==> flow/design.v <==
module game (input logic p1_move_left, p1_move_right, start,
			 input logic clk,
			 input logic reset_n,
			 output logic [9:0] ball_x, ball_y, p1_paddle_x, p1_paddle_y,
			 output logic draw_start, draw_gameover
			 );
	parameter PADDLE_W = 50;
	parameter PADDLE_H = 100;
	parameter BALL_H = 10;
	parameter BALL_W = 10;
	logic reset;
	game_fsm_state fsm( 
		.clk(clk),
		.ball_y(ball_y),
		.start(start),
		.reset(reset),
		.reset_n(reset_n),
		.show_start(draw_start),
		.show_gameover(draw_gameover)
		);
	game_controller game(
		.p1_paddle_w(PADDLE_W),
		.p1_paddle_h(PADDLE_H),
		.ball_w(BALL_W),
		.ball_h(BALL_H),
		.clk(clk),
		.reset(reset),
		.p1_move_right(p1_move_right),
		.p1_move_left(p1_move_left),
		.ball_x(ball_x),
		.ball_y(ball_y),
		.p1_paddle_x(p1_paddle_x),
		.p1_paddle_y(p1_paddle_y)
	);
endmodule
typedef enum { START_SCREEN, RESET ,GAME_OVER, PLAYING } State;
module game_fsm_state(input logic clk,
				input logic[9:0] ball_y,
				input logic start,
				input logic reset_n,
				output logic reset,
				output logic show_start,
				output logic show_gameover
				);
	State state;
	parameter GAMEOVER_Y = 500;
	logic [2:0] out;
	assign reset = out[0];
	assign show_start = out[1];
	assign show_gameover = out[2];
	always_ff@(posedge clk, negedge reset_n) begin
		if(!reset_n)
			state <= START_SCREEN;
		else
			begin
				if(start)
					state <= RESET;
				else if ((ball_y > GAMEOVER_Y) & state == PLAYING)
					state <= GAME_OVER;
				else if(state == RESET)
					state <= PLAYING;
				else begin
					state <= state;
					end
			end
		end
	always_ff@(posedge clk)
		case (state)
			START_SCREEN: out <= 'b110;
			RESET: out <= 'b100;
			GAME_OVER: out <= 'b101;
			PLAYING: out <= 'b000;
			default: out <= 'b100;
		endcase
endmodule
module paddle_controller (input logic clk,
					      input logic reset,
						  input logic move_right, move_left,
						  output logic [9:0] x, y
						  );
	parameter INIT_POS = 100;
	parameter DX = 5;
	assign y = 400;
	always_ff@(posedge clk, posedge reset)
		begin
			if(reset)
				x <= INIT_POS;
			else
				begin
					if(move_right)
						begin
							x <= x + DX;
						end
					else if(move_left)
						begin
							x <= x - DX;		
						end
					else
						begin
							x <= x;
						end
				end
		end
endmodule
module ball_controller(input logic clk,
					   input logic reset,
					   input logic collision,
					   input logic [9:0] ddy,
					   output logic[9:0] x, y);
	parameter INIT_POS_X = 100;
	parameter INIT_POS_Y = 300;
	parameter INIT_DX = 3;
	parameter INIT_DY = 0;
	logic signed [9:0] dy;
	logic signed [9:0] dx;
	logic collision_latch;
	always_ff@(posedge clk, posedge reset)
		begin
			if(reset)
				begin
					collision_latch <= 0;
					dy <= INIT_DY;
					dx <= INIT_DX;
					x <= INIT_POS_X;
					y <= INIT_POS_Y;
				end
			else
				begin
					if(collision & ~collision_latch)
						begin
							dx <= -dx;
							dy <= -dy;				
							collision_latch <= 1;
						end
					else if(~collision & collision_latch)
						collision_latch <= 0;
					else
						dy <= dy + ddy;		
					x <= x + dx;
					y <= y + dy;
				end
		end
endmodule
module collision_detector(input logic [9:0] a_w, a_h, a_x, a_y,
						  input logic [9:0] b_w, b_h, b_x, b_y,
						  output logic collision);
	logic collision_y;
	logic collision_x;
	assign collision_x = (((b_x + b_w) >= a_x) & (b_x <= (a_x + a_w)));
	assign collision_y = (((b_y + b_h) > a_y)); 
	assign collision = collision_y & collision_x;
endmodule
module game_controller(input logic [9:0] p1_paddle_w, p1_paddle_h,
					   input logic [9:0] ball_w, ball_h,
					   input logic clk,
					   input logic reset,
					   input logic p1_move_right, p1_move_left,
					   output logic [9:0] ball_x, ball_y, p1_paddle_x, p1_paddle_y
					   );
	logic collision;
	paddle_controller player1(
		.clk(clk),
		.reset(reset),
		.move_right(p1_move_right),
		.move_left(p1_move_left),
		.x(p1_paddle_x),
		.y(p1_paddle_y)
	);
	collision_detector cdetect(
		.a_w(p1_paddle_w),
		.a_h(p1_paddle_h),
		.a_x(p1_paddle_x),
		.a_y(p1_paddle_y),
		.b_w(ball_w),
		.b_h(ball_h),
		.b_x(ball_x),
		.b_y(ball_y),
		.collision(collision)
	);
	ball_controller ball(
		.clk(clk),
		.reset(reset),
		.ddy(1),
		.x(ball_x),
		.y(ball_y),
		.collision(collision)
	);
endmodule
-- Tool chain data of game
What the tools print for game, step after step.
Line numbers count from 1 in the design file above.
Cell names lack the library's common part.
The mark n/a stands for no value.
- top: game
- clock port: clk
- library: sky130hd
- timing corner: tt_025C_1v80

-- Elaborated design
Yosys after proc, flatten, opt, wreduce and memory -nomap, before mapping. Memory bits, and registers merged into a memory's read port (data or address), are not among the register bits. Print and check cells are not counted. Equal cells are merged and count once.
- $add $sub $neg: 10
- noted magnitude comparators: 4
- equal/unequal tests at 4
- noted muxes and demuxes: 10
- noted bitwise logic cells: 7
- reduce/logical cells: 4
- operators with widths (operator ; number):
    2-to-1 mux 32 bit ; 3
    equality test 32 x 2 -> 1 bit with constant B ; 2
    2-to-1 mux 10 bit ; 4
    equality test 32 x 1 -> 1 bit with constant B ; 1
    zero test 32 bit ; 1
    adder 10 bit ; 2
    adder 10 x 4 -> 10 bit with constant B ; 2
    greater-than comparator 10 x 9 -> 1 bit with constant B ; 2
    negation 10 bit ; 2
    adder 10 x 1 -> 10 bit with constant B ; 1
    greater-or-equal comparator 10 bit ; 1
    less-or-equal comparator 10 bit ; 1
    adder 10 x 3 -> 10 bit with constant B ; 1
    subtractor 10 x 3 -> 10 bit with constant B ; 1
    adder 10 x 6 -> 10 bit with constant B ; 1
    case mux 3 bit (select 3 bit) ; 1
    bitwise AND 1 bit ; 5
    nonzero test 2 bit ; 2
    nonzero test 3 bit ; 1
    NOT 1 bit ; 2
    inequality test 2 bit with constant B ; 1
    2-to-1 mux 1 bit ; 2
- flip-flop bits (word level): 86
- noted output and inout bits: 42
- elaborated cells at 47

-- Depth
Yosys ltp: most cells in a row. Word level: on the elaborated netlist, between registers, memories and ports. Mapped: between sequential cells and ports; inverters and the memories' decode and read muxes count.
- depth after elaboration: 8
- noted ABC_AREA: 0
- depth in mapped cells: 19
- mapped depth without buffers at 19

-- Netlist
Yosys stat after the flow's synthesis: flattened, memories mapped to cells. It holds for the ABC_AREA given above (unset counts as 0); a run with the other value may have another netlist.
The area totals of this step are shown rounded.
- cells by type (cell ; number):
    dfrtp_1 ; 42
    ha_1 ; 53
    dfstp_2 ; 12
    xor2_1 ; 29
    xnor2_1 ; 27
    a21oi_1 ; 30
    inv_1 ; 28
    nand2_1 ; 28
    nor2_1 ; 24
    buf_4 ; 10
    o21ai_1 ; 14
    a211oi_1 ; 8
    a21o_1 ; 8
    dfxtp_1 ; 3
    fa_1 ; 3
    nand3_1 ; 12
    nor2b_1 ; 8
    nand2b_1 ; 6
Not listed: further types 33, cells in them 78.
- standard cells after synthesis: 423
- noted synthesis area: 4060 um^2
- sequential part of the area at 1426 um^2
- flip-flop cells at 57
- buffer cells: 16
The figures by module come from a second, unflattened synthesis with its own total; it is not the netlist above.
- cell total of the unflattened synthesis: 634
- noted area total of the unflattened synthesis: 5674 um^2
Each row is one instance without its submodules.
- by module (module ; times used ; cells ; area (um^2) ; seq. area (um^2)):
    ball_controller ; 1 ; 256 ; 2615 ; 1011
    collision_detector ; 1 ; 240 ; 1871 ; 0.0
    paddle_controller ; 1 ; 109 ; 905.9 ; 254.0
    game_fsm_state ; 1 ; 25 ; 267.8 ; 161.4
    game ; 1 ; 2 ; 7.5 ; 0.0
    game_controller ; 1 ; 2 ; 7.5 ; 0.0

-- Worst setup path after synthesis
Path of least setup slack by OpenSTA after synthesis, without wires, with an ideal clock, recovery checks aside; 20% of the period is set as input and as output delay. Where synthesis merged equal registers, the netlist keeps one of their names.
- path type: reg-to-reg
- from: reg game.player1.x[1]
- to: reg game.ball.dy[9]
- period: 4.0 ns
- time at the first pin: 0.000 ns
- noted data arrival time: 3.259 ns
- noted data required time: 3.871 ns
- slack at 0.612 ns
- delay of the path: 3.388 ns
- driving pins on the path: 20
- path buffers at 0
- synthesis period reached: 3.388 ns
"delay of the path" = arrival - input delay + setup time.
"driving pins on the path": output pins that drive a net of the path, with the launching flip-flop's if there is one; two outputs of one cell count as two.
"synthesis period reached" is the clock period less the worst setup slack; recovery checks do not enter. This is arithmetic on one report: input and output delays are still those of the set period (20% each).
The rows between start and end are the longest chain of elaborated cells between them; the timing report does not say that the signal goes this way. Where chains are equally long, one stands for them.
A line is the first line of the expression or statement that the cell stems from. Yosys adds cells for indexed reads and writes and turns some case tables into memories.
At most two assigning lines are given for a register; there are more.
- cell sequence: dfrtp_1 > ha_1 > a21oi_1 > nand2_1 > nand2_1 > xnor2_1 > ha_1 > a21oi_1 > nor2_1 > a211oi_1 > o21ai_0 > a21oi_1 > and4_1 > ha_1 > nor2b_1 > and4_1 > a41o_1 > nand2_1 > a31oi_1 > xor2_1
- length of the longest elaborated chain at 8
- elaborated cells on any way between the ends: 11
- noted source lines of those cells: 4
- classes of those cells: 1 x add/sub; 2 x compare; 1 x eq/ne; 2 x mux; 5 x logic
- RTL lines, path post-synthesis (what ; line ; text):
    start: declaration ; 79 ; output logic [9:0] x, y
    start: assignment ; 92 ; x <= x + DX;
    start: assignment ; 96 ; x <= x - DX;
    adder 10 x 6 -> 10 bit ; 149 ; assign collision_x = (((b_x + b_w) >= a_x) & (b_x <= (a_x + a_w)));
    less-or-equal comparator 10 bit ; 149 ;
    bitwise AND 1 bit ; 149 ;
    bitwise AND 1 bit ; 151 ; assign collision = collision_y & collision_x;
    NOT 1 bit ; 135 ; else if(~collision & collision_latch)
    bitwise AND 1 bit ; 135 ;
    2-to-1 mux 10 bit ; 135 ;
    2-to-1 mux 10 bit ; 129 ; if(collision & ~collision_latch)
    end: assignment ; 132 ; dy <= -dy;
    end: assignment ; 138 ; dy <= dy + ddy;
    end: declaration ; 114 ; logic signed [9:0] dy;

-- Timing after layout
From the final timing report of run A: the path of least setup slack in the routed layout; clock arrival at registers is part of the times.
- path type: reg-to-reg
- from: reg game.player1.x[1]
- to: reg game.ball.dy[9]
- period: 5.49 ns
- time at the first pin: 0.33 ns
- noted data arrival time: 4.15 ns
- noted data required time: 5.71 ns
- slack at 1.56 ns
- driving pins on the path: 20
- path buffers at 0
The rows between start and end are the longest chain of elaborated cells between them; the timing report does not say that the signal goes this way. Where chains are equally long, one stands for them.
At most two assigning lines are given for a register; there are more.
- cell sequence: dfrtp_1 > ha_1 > a21oi_1 > nand2_1 > nand2_1 > xnor2_1 > ha_1 > a21oi_1 > nor2_1 > a211oi_1 > o21ai_0 > a21oi_1 > and4_1 > ha_1 > nor2b_1 > and4_1 > a41o_1 > nand2_1 > a31oi_1 > xor2_1
- length of the longest elaborated chain at 8
- elaborated cells on any way between the ends: 11
- noted source lines of those cells: 4
- classes of those cells: 1 x add/sub; 2 x compare; 1 x eq/ne; 2 x mux; 5 x logic
- RTL lines, path post-layout (what ; line ; text):
    start: declaration ; 79 ; output logic [9:0] x, y
    start: assignment ; 92 ; x <= x + DX;
    start: assignment ; 96 ; x <= x - DX;
    adder 10 x 6 -> 10 bit ; 149 ; assign collision_x = (((b_x + b_w) >= a_x) & (b_x <= (a_x + a_w)));
    less-or-equal comparator 10 bit ; 149 ;
    bitwise AND 1 bit ; 149 ;
    bitwise AND 1 bit ; 151 ; assign collision = collision_y & collision_x;
    NOT 1 bit ; 135 ; else if(~collision & collision_latch)
    bitwise AND 1 bit ; 135 ;
    2-to-1 mux 10 bit ; 135 ;
    2-to-1 mux 10 bit ; 129 ; if(collision & ~collision_latch)
    end: assignment ; 132 ; dy <= -dy;
    end: assignment ; 138 ; dy <= dy + ddy;
    end: declaration ; 114 ; logic signed [9:0] dy;

==> runs of game <==
Measured results for game: 2 stored runs of the Yosys and OpenROAD flow on sky130hd. The settings differ; the order carries no meaning. The constraints put input and output delay at 20% of the set period each and load the outputs with 0.01 pF.
"achieved period" is the run's clock period less its worst setup slack. It is reckoned from that one timing run; input and output delays stay at 20% of the period that was set.
"critical path time" means the part of the period allowed to the worst setup path (the constraints hold back 20% at inputs and 20% at outputs) less its slack; where the path has registers, the arrival times of their clocks count too.
The results are shown rounded.

Run A

==> flow/run.sh <==
#!/bin/bash
# the make line also repeats the synthesis and layout settings of config.mk as NAME=value (left out here)
make -C /OpenROAD-flow-scripts/flow DESIGN_CONFIG=/design/flow/config.mk WORK_HOME=/design/flow/orfs CLKGATE_MAP_FILE= finish
==> flow/config.mk <==
export PLATFORM = sky130hd
export DESIGN_NAME = game
export DESIGN_NICKNAME = game
export VERILOG_FILES = /design/flow/design.v
export SDC_FILE = /design/flow/constraint.sdc
export NUM_CORES = 4
export LEC_CHECK = 0
export CAP_MARGIN = 20
export CELL_PAD_IN_SITES_DETAIL_PLACEMENT = 0
export CORE_MARGIN = 2
export CORE_UTILIZATION = 43
export CTS_CLUSTER_SIZE = 38
export MIN_ROUTING_LAYER = met1
export PLACE_DENSITY_LB_ADDON = 0.22
export SLEW_MARGIN = 20
==> flow/constraint.sdc <==
create_clock -name core_clock -period 5.49 [get_ports {clk}]
set_input_delay 1.0980 -clock core_clock [delete_from_list [all_inputs] [get_ports {clk}]]
set_output_delay 1.0980 -clock core_clock [all_outputs]
set_load 0.01 [all_outputs]

Measured in run A:
- netlist area reported by Yosys: 4060 um^2
- die area: 10240 um^2
- critical path time at 3.93 ns
- worst setup path type: reg-to-reg
- achieved period at 3.929 ns
- setup slack of the worst path: 1.561 ns
- total negative slack at 0.000 ns
- noted the standard-cell area after layout: 4698 um^2

Run B

==> flow/run.sh <==
#!/bin/bash
# the make line also repeats the synthesis and layout settings of config.mk as NAME=value (left out here)
make -C /OpenROAD-flow-scripts/flow DESIGN_CONFIG=/design/flow/config.mk WORK_HOME=/design/flow/orfs CLKGATE_MAP_FILE= finish
==> flow/config.mk <==
export PLATFORM = sky130hd
export DESIGN_NAME = game
export DESIGN_NICKNAME = game
export VERILOG_FILES = /design/flow/design.v
export SDC_FILE = /design/flow/constraint.sdc
export NUM_CORES = 4
export LEC_CHECK = 0
export CAP_MARGIN = 40
export CORE_ASPECT_RATIO = 0.79
export CORE_MARGIN = 2
export CORE_UTILIZATION = 26
export CTS_CLUSTER_SIZE = 14
export MIN_ROUTING_LAYER = met2
export PLACE_DENSITY_LB_ADDON = 0.14
export SETUP_SLACK_MARGIN = 0.76
export SLEW_MARGIN = 20
==> flow/constraint.sdc <==
create_clock -name core_clock -period 2.77 [get_ports {clk}]
set_input_delay 0.5540 -clock core_clock [delete_from_list [all_inputs] [get_ports {clk}]]
set_output_delay 0.5540 -clock core_clock [all_outputs]
set_load 0.01 [all_outputs]

Measured in run B:
- achieved period at 3.382 ns
- critical path time at 3.38 ns
- worst setup path type: reg-to-reg
- total negative slack at -9.934 ns
- noted the standard-cell area after layout: 6167 um^2
- setup slack of the worst path: -0.612 ns
- die area: 16640 um^2
- netlist area reported by Yosys: 4060 um^2
